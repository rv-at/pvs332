==> flow/design.v <==
module AHB_GPIOC
(
  input HSEL,
  input [31:0] HADDR,
  input HWRITE,
  input [1:0] HTRANS,
  input [2:0] HSIZE,
  input [2:0] HBURST,
  input [31:0] HWDATA,
  input HRESETn,
  input HCLK,
  input HMASTLOCK,
  output HREADY,
   output [31:0] HRDATA,
   input [31:0]GPIO1_DI,		 
   output reg[31:0]GPIO1_DO,	 
   output reg[31:0]GPIO1_AFC,	 
   output reg[31:0]GPIO1_DIR,	 
   output reg[63:0]GPIO1_PM,	 
   output reg[63:0]GPIO1_PS		 
);
	reg [31:0]GPIO1_DIS; 
	genvar i;
	wire [31:0]DI;
	wire [31:0]DI8;
	wire [31:0]DI16;
	wire [7:0]MUX8O;
	wire [15:0]MUX16O;
	wire [31:0]MUXO;
	reg [4:0]WADDR;
	reg [3:0]WE_F;
	wire [3:0]WE_DEC8;
	wire [3:0]WE_DEC16;
	assign MUX8O=	 
		(({8{HADDR[1:0]==2'b00}}&MUXO[7:0])|
		({8{HADDR[1:0]==2'b01}}&MUXO[15:8])|
		({8{HADDR[1:0]==2'b10}}&MUXO[23:16])|
		({8{HADDR[1:0]==2'b11}}&MUXO[31:24]));
	assign MUX16O=	 
		(({16{~HADDR[1]}}&{MUXO[15:8],MUXO[7:0]})|
		({16{HADDR[1]}}&{MUXO[31:24],MUXO[23:16]}));
	assign HRDATA=	 
		(({32{HSIZE[1:0]==2'b00}}&{24'b0,MUX8O})|
		({32{HSIZE[1:0]==2'b01}}&{16'b0,WE_DEC16})|
		({32{HSIZE[1:0]==2'b10}}&{MUXO[31:24],MUXO[23:16],MUXO[15:8],MUXO[7:0]}));
	assign DI8=	 
		(({32{HADDR[1:0]==2'b00}}&{24'b0,HWDATA[7:0]})|
		({32{HADDR[1:0]==2'b01}}&{16'b0,HWDATA[7:0],8'b0})|
		({32{HADDR[1:0]==2'b10}}&{8'b0,HWDATA[7:0],16'b0})|
		({32{HADDR[1:0]==2'b11}}&{HWDATA[7:0],24'b0}));
	assign DI16=	 
		(({32{~HADDR[1]}}&{16'b0,HWDATA[15:0]})|
		({32{HADDR[1]}}&{HWDATA[15:0],16'b0}));
	assign DI=	 
		(({32{HSIZE[1:0]==2'b00}}&DI8)|
		({32{HSIZE[1:0]==2'b01}}&DI16)|
		({32{HSIZE[1:0]==2'b10}}&HWDATA));	
	assign WE_DEC8=  
		(({4{HADDR[1:0]==2'b00}}&4'b0001)|
		({4{HADDR[1:0]==2'b01}}&4'b0010)|
		({4{HADDR[1:0]==2'b10}}&4'b0100)|
		({4{HADDR[1:0]==2'b11}}&4'b1000));
	assign WE_DEC16=
		(({16{~HADDR[1]}}&4'b0011)|
		({16{HADDR[1]}}&4'b1100));	
	assign MUXO=
	(({32{HADDR[7:2]==5'h00}}&GPIO1_DO)|
	({32{HADDR[7:2]==5'h01}}&GPIO1_DIS)|
	({32{HADDR[7:2]==5'h02}}&GPIO1_DIR)|
	({32{HADDR[7:2]==5'h03}}&GPIO1_PM[31:0])|
	({32{HADDR[7:2]==5'h04}}&GPIO1_PM[63:32])|
	({32{HADDR[7:2]==5'h05}}&GPIO1_PS[31:0])|
	({32{HADDR[7:2]==5'h06}}&GPIO1_PS[63:32])|
	({32{HADDR[7:2]==5'h07}}&GPIO1_AFC)|
	32'h00000000);
	always @(posedge HCLK or negedge HRESETn)	
	begin
		if(!HRESETn)
		begin
			GPIO1_AFC<=32'h00000000;
			GPIO1_DIR<=32'h00000000;
			GPIO1_PM<=64'h00000000;
			GPIO1_PS<=64'h00000000;	
			WE_F<=0;
			WADDR<=0;
		end
		else
		begin
			if(HWRITE)
			begin
				WE_F<=  
				({4{HSIZE[1:0]==2'b00}}&WE_DEC8|
				{4{HSIZE[1:0]==2'b01}}&WE_DEC16|
				{4{HSIZE[1:0]==2'b10}}&{4{HWRITE}})&{4{HSEL}};
				WADDR<=HADDR[6:2];
			end
			else WE_F<=0;
			if(HSEL&(WE_F!=0))
			begin
			case (WADDR)
				5'h00:
					begin
						if(WE_F[0])
							GPIO1_DO[7:0]<=DI[7:0];
						if(WE_F[1])
							GPIO1_DO[15:8]<=DI[15:8];
						if(WE_F[2])
							GPIO1_DO[23:16]<=DI[23:16];
						if(WE_F[3])
							GPIO1_DO[31:24]<=DI[31:24];
					end
				5'h02:
					begin
						if(WE_F[0])
							GPIO1_DIR[7:0]<=DI[7:0];
						if(WE_F[1])
							GPIO1_DIR[15:8]<=DI[15:8];
						if(WE_F[2])
							GPIO1_DIR[23:16]<=DI[23:16];
						if(WE_F[3])
							GPIO1_DIR[31:24]<=DI[31:24];
					end
				5'h03:
					begin
						if(WE_F[0])
							GPIO1_PM[7:0]<=DI[7:0];
						if(WE_F[1])
							GPIO1_PM[15:8]<=DI[15:8];
						if(WE_F[2])
							GPIO1_PM[23:16]<=DI[23:16];
						if(WE_F[3])
							GPIO1_PM[31:24]<=DI[31:24];
					end
				5'h04:
					begin
						if(WE_F[0])
							GPIO1_PM[39:32]<=DI[7:0];
						if(WE_F[1])
							GPIO1_PM[47:40]<=DI[15:8];
						if(WE_F[2])
							GPIO1_PM[55:48]<=DI[23:16];
						if(WE_F[3])
							GPIO1_PM[63:56]<=DI[31:24];
					end
				5'h05:
					begin
						if(WE_F[0])
							GPIO1_PS[7:0]<=DI[7:0];
						if(WE_F[1])
							GPIO1_PS[15:8]<=DI[15:8];
						if(WE_F[2])
							GPIO1_PS[23:16]<=DI[23:16];
						if(WE_F[3])
							GPIO1_PS[31:24]<=DI[31:24];
					end
				5'h06:
					begin
						if(WE_F[0])
							GPIO1_PM[39:32]<=DI[7:0];
						if(WE_F[1])
							GPIO1_PM[47:40]<=DI[15:8];
						if(WE_F[2])
							GPIO1_PM[55:48]<=DI[23:16];
						if(WE_F[3])
							GPIO1_PM[63:56]<=DI[31:24];
					end
				5'h07:
					begin
						if(WE_F[0])
							GPIO1_AFC[7:0]<=DI[7:0];
						if(WE_F[1])
							GPIO1_AFC[15:8]<=DI[15:8];
						if(WE_F[2])
							GPIO1_AFC[23:16]<=DI[23:16];
						if(WE_F[3])
							GPIO1_AFC[31:24]<=DI[31:24];
					end
			endcase
			end
		end
	end
	assign HREADY=1;
	generate
	for(i=0;i<=31;i=i+1)
	begin
		always@(posedge HCLK or negedge HRESETn)
		if(!HRESETn)
			GPIO1_DIS[i]<=1'b0;
		else
			GPIO1_DIS[i]<=(~(GPIO1_AFC[i]|GPIO1_DIR[i]))?(GPIO1_DI[i]):1'b0;
	end
	endgenerate
endmodule
### Reports on AHB_GPIOC

What the tools print for AHB_GPIOC, step after step.
Line numbers count from 1 in the design file above.
Operators carry their Yosys type and port widths (W data, S select, Z words).
Not given: n/a

* top module: AHB_GPIOC
* clock: HCLK
* cell library: sky130hd
* corner: tt_025C_1v80

### After elaboration

Counts by Yosys on the flattened word-level netlist (proc, flatten, opt, wreduce; memories kept). Register bits leave out memories and registers merged into their read ports (data or address). Print and check cells are left out.

* flip-flop bits (word level): 233
* input port bits: 109
* output and inout bits: 257
* word-level cells: 235

* eq/ne operators: 21
* muxes and demuxes: 41
* bitwise operators: 84
* reductions and logical operators: 31

Operators by type and width (count)
* $or A32 B32 Y32: 14
* $and A32 B32 Y32: 13
* $and A32 B16 Y32: 2
* $and A32 B8 Y32: 2
* $mux W8: 8
* $reduce_and A3 Y1: 20
* $or A1 B1 Y1: 32
* $and A32 B24 Y32: 1
* $and A32 B4 Y32: 1
* $and A8 B8 Y8: 4
* $mux W1: 32
* $or A8 B8 Y8: 3
* $eq A5 B3 Y1 const B: 4
* $eq A6 B3 Y1 const B: 3
* $and A4 B4 Y4: 4
* $reduce_and A4 Y1: 4
* $eq A6 B2 Y1 const B: 2
* $eq A5 B2 Y1 const B: 2
* $ne A2 B1 Y1 const B: 4
* $or A4 B4 Y4: 2
* $eq A2 B2 Y1 const B: 3
* $eq A6 B1 Y1 const B: 1
* $logic_not A6 Y1: 1
* $logic_not A5 Y1: 1
* $eq A2 B1 Y1 const B: 2
* $or A2 B4 Y4: 1
* $logic_not A2 Y1: 2
* $or A3 B4 Y4: 1

Other operator kinds: 8; their cells: 8.

### Depth

Depth = most cells in a row (Yosys ltp): at word level without a register or memory, in the mapped netlist without a sequential cell, where the memories' decode and read muxes count.

* depth after elaboration: 15
* ABC_AREA: 0
* mapped depth: 9
* mapped depth without buffers: 6

### Mapped cells and area

The flow's flattened synthesis, as Yosys stat reports it; memories are mapped. The netlist is that of the ABC_AREA named above (0 if unset); the other value can give another one.

* mapped cells: 1010
* mapped area: 0.0107966 mm^2
* sequential area: 0.0059907 mm^2
* mapped flip-flops: 233
* buffer cells: 81

Cells by type
* sky130_fd_sc_hd__dfrtp_1: count 201, total area 5.03E+03 um^2
* sky130_fd_sc_hd__edfxtp_1: count 32, total area 960.922 um^2
* sky130_fd_sc_hd__a21oi_1: count 125, total area 625.6 um^2
* sky130_fd_sc_hd__nor2_1: count 149, total area 559.286 um^2
* sky130_fd_sc_hd__mux2_2: count 49, total area 551.779 um^2
* sky130_fd_sc_hd__a22oi_1: count 44, total area 330.317 um^2
* sky130_fd_sc_hd__buf_4: count 40, total area 300.288 um^2
* sky130_fd_sc_hd__mux2i_1: count 30, total area 300.288 um^2
* sky130_fd_sc_hd__nor3b_1: count 33, total area 247.738 um^2
* sky130_fd_sc_hd__nand2_1: count 51, total area 191.434 um^2
* sky130_fd_sc_hd__mux4_2: count 7, total area 157.651 um^2
* sky130_fd_sc_hd__o21ai_0: count 30, total area 150.144 um^2
* sky130_fd_sc_hd__a22o_1: count 16, total area 140.134 um^2
* sky130_fd_sc_hd__a31oi_1: count 19, total area 118.864 um^2
* sky130_fd_sc_hd__clkbuf_1: count 29, total area 108.854 um^2
* sky130_fd_sc_hd__inv_1: count 27, total area 101.347 um^2
* sky130_fd_sc_hd__a221oi_1: count 10, total area 87.584 um^2
* sky130_fd_sc_hd__nor2b_1: count 14, total area 87.584 um^2

Other cell types: 40; their cells: 104.

### Timing after synthesis

OpenSTA on the mapped netlist: ideal clock, no wires. The path of least setup slack (recovery checks aside). Input and output delay are each 20% of the period. Register names are those of the netlist, which keeps one name where synthesis merged equal registers.

* kind: input-to-output
* from: input HADDR[3]
* to: output HRDATA[0]
* clock period: 3630 ps
* external input delay: 726 ps
* external output delay: 726 ps
* time at the first pin: 726 ps
* arrival: 2348 ps
* required time: 2904 ps
* slack: 556 ps
* delay of the path: 1622 ps
* driving pins on the path: 8
* path buffers: 3
* synthesis period reached: 3074 ps

"delay of the path" = arrival - input delay + setup time.
A path that ends at an output port has no setup time.
"driving pins on the path" counts driving pins, that of a launching flip-flop among them; a cell with two outputs on the path counts twice.
"synthesis period reached" = period - worst setup slack (recovery checks aside). The figure is calculated, with input and output delays left at 20% of the set period.
Between the ends stands the longest chain of elaborated cells between them, by number of cells; it is not shown to be the way that was timed. Of several equally long chains one is given.
Each line given opens the expression or statement behind the cell; cells for indexed reads and writes are added by Yosys, which also makes memories of some case tables.

* cells stage by stage: sky130_fd_sc_hd__buf_2 > sky130_fd_sc_hd__buf_2 > sky130_fd_sc_hd__buf_4 > sky130_fd_sc_hd__mux2i_1 > sky130_fd_sc_hd__a21oi_1 > sky130_fd_sc_hd__a221oi_1 > sky130_fd_sc_hd__a21oi_1 > sky130_fd_sc_hd__a2111o_1
* cells in the longest elaborated chain: 15
* elaborated cells on any way between the ends: 31
* source lines of those cells: 13
* classes of those cells: eq/ne (6); logic (24); reduce/logical (1)

Ends and longest elaborated chain, post-synthesis
* from (decl): RTL line 4 `input [31:0] HADDR,`
* $logic_not A6 Y1: RTL line 67 `(({32{HADDR[7:2]==5'h00}}&GPIO1_DO)|`
* $and A32 B32 Y32: RTL line 67
* $or A32 B32 Y32 (6 in a row): RTL line 67
* $and A8 B8 Y8: RTL line 35 `(({8{HADDR[1:0]==2'b00}}&MUXO[7:0])|`
* $or A8 B8 Y8 (3 in a row): RTL line 35
* $and A32 B8 Y32: RTL line 43 `(({32{HSIZE[1:0]==2'b00}}&{24'b0,MUX8O})|`
* $or A32 B32 Y32 (2 in a row): RTL line 43
* to (decl): RTL line 14 `output [31:0] HRDATA,`

### Timing after layout

Path of least setup slack in the final report of record 1 (OpenROAD, finished layout, wires in). Where an end is a register, its clock arrival counts in the times.
The report prints the path's times to 10 ps; the period is as set.

* kind: input-to-output
* from: input HADDR[6]
* to: output HRDATA[3]
* clock period: 4810 ps
* external input delay: 960 ps
* external output delay: 960 ps
* time at the first pin: 960 ps
* arrival: 2920 ps
* required time: 3850 ps
* slack: 930 ps
* driving pins on the path: 10
* path buffers: 4

Between the ends stands the longest chain of elaborated cells between them, by number of cells; it is not shown to be the way that was timed. Of several equally long chains one is given.

* cells stage by stage: sky130_fd_sc_hd__buf_8 > sky130_fd_sc_hd__or4b_4 > sky130_fd_sc_hd__nor3_4 > sky130_fd_sc_hd__buf_6 > sky130_fd_sc_hd__buf_12 > sky130_fd_sc_hd__o2bb2ai_1 > sky130_fd_sc_hd__a21oi_2 > sky130_fd_sc_hd__o22ai_1 > sky130_fd_sc_hd__or4b_4 > sky130_fd_sc_hd__buf_6
* cells in the longest elaborated chain: 15
* elaborated cells on any way between the ends: 31
* source lines of those cells: 13
* classes of those cells: eq/ne (6); logic (24); reduce/logical (1)

Ends and longest elaborated chain, post-layout
* from (decl): RTL line 4 `input [31:0] HADDR,`
* $logic_not A6 Y1: RTL line 67 `(({32{HADDR[7:2]==5'h00}}&GPIO1_DO)|`
* $and A32 B32 Y32: RTL line 67
* $or A32 B32 Y32 (6 in a row): RTL line 67
* $and A8 B8 Y8: RTL line 35 `(({8{HADDR[1:0]==2'b00}}&MUXO[7:0])|`
* $or A8 B8 Y8 (3 in a row): RTL line 35
* $and A32 B8 Y32: RTL line 43 `(({32{HSIZE[1:0]==2'b00}}&{24'b0,MUX8O})|`
* $or A32 B32 Y32 (2 in a row): RTL line 43
* to (decl): RTL line 14 `output [31:0] HRDATA,`

## Implementation results

Settings and measured results of 2 stored flow runs for module AHB_GPIOC (sky130hd), not sorted in any way. The constraints put input and output delay at 20% of the set period each and load the outputs with 0.01 pF.
By "clock period achieved" is meant the clock period of the run minus its worst setup slack. This is arithmetic on one report: input and output delays are still those of the set period (20% each).
"time on the worst setup path": the worst setup path's part of the clock period (all of it between registers, 20% less for each end at a port) less its slack. A launch clock that arrives late makes it longer, a capture clock that arrives late makes it shorter.
"total power of the final layout" rests on the timing tool's default activity at the inputs, not on a simulated workload.
"time on the worst setup path" is given in steps of 10 ps.

### Record 1

==> flow/run.sh <==
#!/bin/bash
# the make line also repeats the synthesis and layout settings of config.mk as NAME=value (left out here)
make -C /OpenROAD-flow-scripts/flow DESIGN_CONFIG=/design/flow/config.mk WORK_HOME=/design/flow/orfs CLKGATE_MAP_FILE= finish
==> flow/config.mk <==
export PLATFORM = sky130hd
export DESIGN_NAME = AHB_GPIOC
export DESIGN_NICKNAME = AHB_GPIOC
export VERILOG_FILES = /design/flow/design.v
export SDC_FILE = /design/flow/constraint.sdc
export NUM_CORES = 4
export LEC_CHECK = 0
export CAP_MARGIN = 20
export CORE_ASPECT_RATIO = 1.08
export CORE_MARGIN = 4
export CORE_UTILIZATION = 43
export CTS_CLUSTER_SIZE = 54
export GPL_ROUTABILITY_DRIVEN = 0
export GPL_TIMING_DRIVEN = 1
export MAX_ROUTING_LAYER = met5
export PLACE_DENSITY_LB_ADDON = 0.04
export SETUP_SLACK_MARGIN = 1.12
export SLEW_MARGIN = 35
export TNS_END_PERCENT = 50
==> flow/constraint.sdc <==
create_clock -name core_clock -period 4.81 [get_ports {HCLK}]
set_input_delay 0.9620 -clock core_clock [delete_from_list [all_inputs] [get_ports {HCLK}]]
set_output_delay 0.9620 -clock core_clock [all_outputs]
set_load 0.01 [all_outputs]

Results of record 1:
- Chip area after synthesis (Yosys): 0.0107966 mm^2
- Die size: 0.0277092 mm^2
- Standard-cell area after layout: 0.0161217 mm^2
- Worst slack on setup checks: 931 ps
- Final setup TNS: 0 ps
- Total power of the final layout: 0.005054 W
- Clock period achieved: 3879 ps
- Time on the worst setup path: 1950 ps
- Critical path kind: input-to-output

### Record 2

==> flow/run.sh <==
#!/bin/bash
# the make line also repeats the synthesis and layout settings of config.mk as NAME=value (left out here)
make -C /OpenROAD-flow-scripts/flow DESIGN_CONFIG=/design/flow/config.mk WORK_HOME=/design/flow/orfs CLKGATE_MAP_FILE= finish
==> flow/config.mk <==
export PLATFORM = sky130hd
export DESIGN_NAME = AHB_GPIOC
export DESIGN_NICKNAME = AHB_GPIOC
export VERILOG_FILES = /design/flow/design.v
export SDC_FILE = /design/flow/constraint.sdc
export NUM_CORES = 4
export LEC_CHECK = 0
export CAP_MARGIN = 20
export CORE_MARGIN = 2
export CORE_UTILIZATION = 40
export SETUP_SLACK_MARGIN = 0.06
export SLEW_MARGIN = 20
==> flow/constraint.sdc <==
create_clock -name core_clock -period 2.93 [get_ports {HCLK}]
set_input_delay 0.5860 -clock core_clock [delete_from_list [all_inputs] [get_ports {HCLK}]]
set_output_delay 0.5860 -clock core_clock [all_outputs]
set_load 0.01 [all_outputs]

Results of record 2:
- Chip area after synthesis (Yosys): 0.0107966 mm^2
- Die size: 0.0283215 mm^2
- Standard-cell area after layout: 0.0172728 mm^2
- Worst slack on setup checks: -194 ps
- Final setup TNS: -2008 ps
- Total power of the final layout: 0.008716 W
- Clock period achieved: 3124 ps
- Time on the worst setup path: 1950 ps
- Critical path kind: input-to-output
